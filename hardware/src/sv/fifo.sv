==> flow/design.v <==
package tensorcore_pkg;
  localparam VEC_INSTR_WIDTH = 32;
  localparam CMD_QUEUE_DEPTH = 4;
  typedef struct packed {
    logic [31:0] instruction;
    logic [31:0] rs1;
    logic [31:0] rs2;
  } accelerator_req_t;
  typedef struct packed {
    logic [1:0] resp;
  } accelerator_resp_t;
endpackage : tensorcore_pkg
module fifo #(
  parameter DATA_WIDTH = 32,
  parameter DEPTH = 4
) (
  input wire logic                  clk,
  input wire logic                  reset_n,
  input wire logic                  push_i,
  input wire logic [DATA_WIDTH-1:0] wr_data_i,
  input wire logic                  pop_i,
  output logic [DATA_WIDTH-1:0]     rd_data_o,
  output logic                      full_o,
  output logic                      empty_o,
  output logic [$clog2(DEPTH):0]    occupancy_o
);
  localparam PTR_WIDTH = $clog2(DEPTH);
  logic [PTR_WIDTH-1:0]  rd_ptr, wr_ptr, next_rd_ptr, next_wr_ptr;
  logic                  push_valid, pop_valid;
  logic                  full, empty;
  logic                  fifo_count_en;
  logic [PTR_WIDTH-1:0]  fifo_count, next_fifo_count;
  logic [DATA_WIDTH-1:0] fifo_mem[0:DEPTH-1];
  logic [DATA_WIDTH-1:0] rd_data, next_rd_data;
  assign full  = (fifo_count == DEPTH);
  assign empty = (fifo_count == '0);
  assign push_valid = push_i && !full;
  assign pop_valid  = pop_i && !empty;
  always_comb begin
    next_fifo_count = '0;
    case({push_valid, pop_valid})
      2'b00 : next_fifo_count = fifo_count;
      2'b01 : next_fifo_count = fifo_count - PTR_WIDTH'd1;
      2'b10 : next_fifo_count = fifo_count + PTR_WIDTH'd1;
      2'b11 : next_fifo_count = fifo_count;
    endcase
  end  
  assign fifo_count_en = push_valid || pop_valid;
  always_ff @(posedge clk or negedge reset_n) begin
    if(~reset_n)
      fifo_count <= '0;
    else if(fifo_count_en)
      fifo_count <= next_fifo_count;
  end  
  always_comb begin
    next_rd_ptr = '0;
    next_wr_ptr = '0;
    case({push_valid, pop_valid})
      2'b00 : begin
                next_rd_ptr = rd_ptr;
                next_wr_ptr = wr_ptr;
              end
      2'b01 : begin
                next_rd_ptr = rd_ptr + PTR_WIDTH'd1;
                next_wr_ptr = wr_ptr;
              end
      2'b10 : begin
                next_rd_ptr = rd_ptr;
                next_wr_ptr = wr_ptr + PTR_WIDTH'd1;
              end
      2'b11 : begin
                next_rd_ptr = rd_ptr;
                next_wr_ptr = wr_ptr;
              end
    endcase
  end  
  always_ff @(posedge clk or negedge reset_n) begin
    if(~reset_n) begin
      rd_ptr <= '0;
      wr_ptr <= '0;
    end
    else if(fifo_count_en) begin
      rd_ptr <= next_rd_ptr;
      wr_ptr <= next_wr_ptr;
    end
  end  
  always_ff @(posedge clk) begin
    if(push_valid)
      fifo_mem[wr_ptr] <= wr_data_i;
  end  
  assign next_rd_data = fifo_mem[rd_ptr];
  always_ff @(posedge clk) begin
    if(pop_valid)
      rd_data <= next_rd_data;
  end  
  assign rd_data_o   = rd_data;
  assign full_o      = full;
  assign empty_o     = empty;
  assign occupancy_o = fifo_count;
endmodule  
* Reports on fifo *
What the tools print for fifo, step after step.
Line numbers count from 1 in the design file above.
Operators: Yosys type, input widths -> output width; for muxes data width and select width s.
Cell names lack the library's common part.
Not given: n/a

design
  top module = fifo
  clock input = clk
  cell library = sky130hd
  corner = tt_025C_1v80

* After elaboration *
Source: Yosys, flattened and elaborated, memories not mapped. Widths are those after wreduce. Registers that Yosys merges into a memory's read port (data or address) are not register bits. Print and check cells do not count. Equal cells are merged and count once.
Memory sizes are those after Yosys's memory passes, which may raise the word count (mostly to a power of two), join words into wider ones and drop unused or constant bits.

word-level totals
  clocked read ports x word width = 32
  bits in writable memories = 128
  memories kept = 1
  output and inout bits = 37
  register bits after elaboration = 6

memory list
  name      depth  width  read ports  write ports  line  text
  fifo_mem  4      32     1           1            33    logic [DATA_WIDTH-1:0] fifo_mem[0:DEPTH-1];

operators by class
  bitwise gates (word level) = 3
  equal/unequal tests = 3
  reduce/logical cells = 11
  add/subtract/negate cells = 4
  multiplexer cells = 6

operator list
  kind                 number
  $mux 32              1
  $add 2x1->2 const B  3
  $reduce_and 2->1     3
  $reduce_or 3->1      2
  $mux 2               3
  $eq 2x2->1 const B   2
  $logic_not 2->1      2
  $pmux 2 s2           1
  $not 1->1            3
  $sub 2x1->2 const B  1
  $eq 2x1->1 const B   1
  $reduce_or 2->1      1
  $logic_and 1x1->1    1
  $logic_or 1x1->1     1
  $logic_not 1->1      1
  $mux 1               1

* Logic depth *
Yosys ltp: most cells in a row. Word level: on the elaborated netlist, between registers, memories and ports. Mapped: between sequential cells and ports; inverters and the memories' decode and read muxes count.

logic depth
  depth in word-level cells = 7
  ABC_AREA = 0
  mapped depth = 5

* Synthesis result *
The flow's flattened synthesis, as Yosys stat reports it; memories are mapped. The netlist is that of the ABC_AREA named above (0 if unset); the other value can give another one.
The area totals of this step are shown rounded.

cell types
  type      number
  edfxtp_1  160
  mux4_2    28
  dfrtp_1   6
  mux4_1    4
  ha_1      6
  buf_12    3
  xor2_1    4
  and2_1    4
  xnor2_1   2
  buf_2     3
  buf_4     2
  inv_1     4
  buf_6     1
  o21ai_0   2
  nand2_1   2
  nor2_1    2
  clkbuf_1  1
  conb_1    1

synthesis totals
  chip area (Yosys) = 5990 um2
  sequential area = 4950 um2
  flip-flop cells = 166
  standard cells after synthesis = 235

* Worst setup path after synthesis *
Source: OpenSTA report_checks on the synthesized netlist (no wires, ideal clock, input and output delay 20% of the period each), path of least setup slack; recovery checks are left aside. Register names are those of the netlist, which keeps one name where synthesis merged equal registers.

timing post-synthesis
  path type = input -> register
  start = input port pop_i
  end = register fifo_count[1]
  time at the first pin = 0.650 ns
  input delay = 0.650 ns
  path buffers = 0
  setup time = 0.079 ns
  stages on the path = 5
  slack = 1.095 ns
  arrival time = 2.076 ns
  path delay = 1.505 ns
  period = 3.25 ns
  synthesis period reached = 2.155 ns

"path delay" is the arrival time less input delay plus setup time.
"stages on the path": output pins that drive a net of the path, with the launching flip-flop's if there is one; two outputs of one cell count as two.
"synthesis period reached" = period - worst setup slack (recovery checks aside). The figure is calculated, with input and output delays left at 20% of the set period.
Between the ends stands the longest chain of elaborated cells between them, by number of cells; it is not shown to be the way that was timed. Of several equally long chains one is given.
Each line given opens the expression or statement behind the cell; cells for indexed reads and writes are added by Yosys, which also makes memories of some case tables.

between the ends, post-synthesis
  cells stage by stage = o21ai_0 > inv_1 > ha_1 > nor2_1 > xor2_1
  cells in the longest elaborated chain = 5
  elaborated cells between the ends (all ways) = 10
  those cells by class = eq/ne: 3; mux: 1; logic: 1; reduce/logical: 5

RTL lines, path post-synthesis
  item               line  text
  from (decl)        21    input wire logic                  pop_i,
  $logic_and 1x1->1  38    assign pop_valid  = pop_i && !empty;
  $eq 2x2->1         41    case({push_valid, pop_valid})
  $reduce_or 2->1    n/a
  $not 1->1          n/a
  $reduce_and 2->1   n/a
  to (assign)        51    fifo_count <= '0;
  to (assign)        53    fifo_count <= next_fifo_count;
  to (decl)          32    logic [PTR_WIDTH-1:0]  fifo_count, next_fifo_count;

Nets of the timed path that keep an RTL name, with a line that drives or declares them; the list need not be complete.

nets with RTL names, path post-synthesis
  signal     line
  pop_valid  38

* Path in the finished layout *
Path of least setup slack in the final report of run 1 (OpenROAD, finished layout, wires in). Where an end is a register, its clock arrival counts in the times.

timing post-layout
  path type = register -> register
  start = register fifo_count[0]
  end = register fifo_count[1]
  stages on the path = 7
  time at the first pin = 0.41 ns
  path buffers = 1
  arrival time = 1.82 ns
  period = 1.48 ns
  slack = -0.04 ns
  setup time = 0.11 ns

Between the ends stands the longest chain of elaborated cells between them, by number of cells; it is not shown to be the way that was timed. Of several equally long chains one is given.

between the ends, post-layout
  cells stage by stage = dfrtp_2 > buf_12 > o21ai_4 > clkinvlp_4 > ha_4 > nor2_4 > xor2_1
  cells in the longest elaborated chain = 7
  elaborated cells between the ends (all ways) = 14
  those cells by class = add/sub: 2; eq/ne: 3; mux: 1; logic: 1; reduce/logical: 7

RTL lines, path post-layout
  item               line  text
  from (decl)        32    logic [PTR_WIDTH-1:0]  fifo_count, next_fifo_count;
  from (assign)      51    fifo_count <= '0;
  from (assign)      53    fifo_count <= next_fifo_count;
  $logic_not 2->1    36    assign empty = (fifo_count == '0);
  $logic_not 1->1    38    assign pop_valid  = pop_i && !empty;
  $logic_and 1x1->1  38
  $eq 2x2->1         41    case({push_valid, pop_valid})
  $reduce_or 2->1    n/a
  $not 1->1          n/a
  $reduce_and 2->1   n/a
  to (assign)        51
  to (assign)        53
  to (decl)          32

Nets of the timed path that keep an RTL name, with a line that drives or declares them; the list need not be complete.

nets with RTL names, path post-layout
  signal     line
  pop_valid  38

==> runs of fifo <==
Stored flow runs of fifo (2 of them; Yosys, OpenROAD, sky130hd). They differ in their settings and are not a sequence. Constraints: input delay and output delay 20% of the set period each, output load 0.01 pF.
"period achieved" is the run's clock period less its worst setup slack. It is reckoned from that one timing run; input and output delays stay at 20% of the period that was set.
"time of the worst setup path" is the time allowed to the run's worst setup path (the clock period less input and output delay, where it has them) less its slack. Clock arrival times count: a late capture clock shortens it, a late launch clock lengthens it.
By "total design power" is meant OpenSTA's value without simulated activity: inputs other than the clock are taken to toggle once in ten clock periods, and the tool carries that through the logic.
Values from the reports are rounded here.
Among the settings, . means not set for that run.

name                                       run 1                 run 2
period_ns                                  1.48                  1.71
CORE_UTILIZATION                           27                    61
SETUP_SLACK_MARGIN                         -0.03                 -0.01
PLACE_DENSITY_LB_ADDON                     0.29                  0.1
CORE_MARGIN                                2                     2
GPL_TIMING_DRIVEN                          0                     1
CTS_CLUSTER_DIAMETER                       92                    .
CAP_MARGIN                                 20                    20
SLEW_MARGIN                                20                    35
CELL_PAD_IN_SITES_DETAIL_PLACEMENT         .                     1
GPL_ROUTABILITY_DRIVEN                     .                     1
MIN_ROUTING_LAYER                          .                     met2
total negative slack on setup checks (ns)  -0.069                0.000
die outline area (um2)                     23400                 10600
time of the worst setup path (ns)          1.52                  1.35
critical path type                         register -> register  register -> output
setup slack of the worst path (ns)         -0.040                0.016
post-layout utilization (%)                36.9                  78.5
standard-cell area after layout (um2)      8050                  7570
total design power (µW)                    15600                 13600
synthesis area (um2)                       5990                  5990
period achieved (ns)                       1.520                 1.694
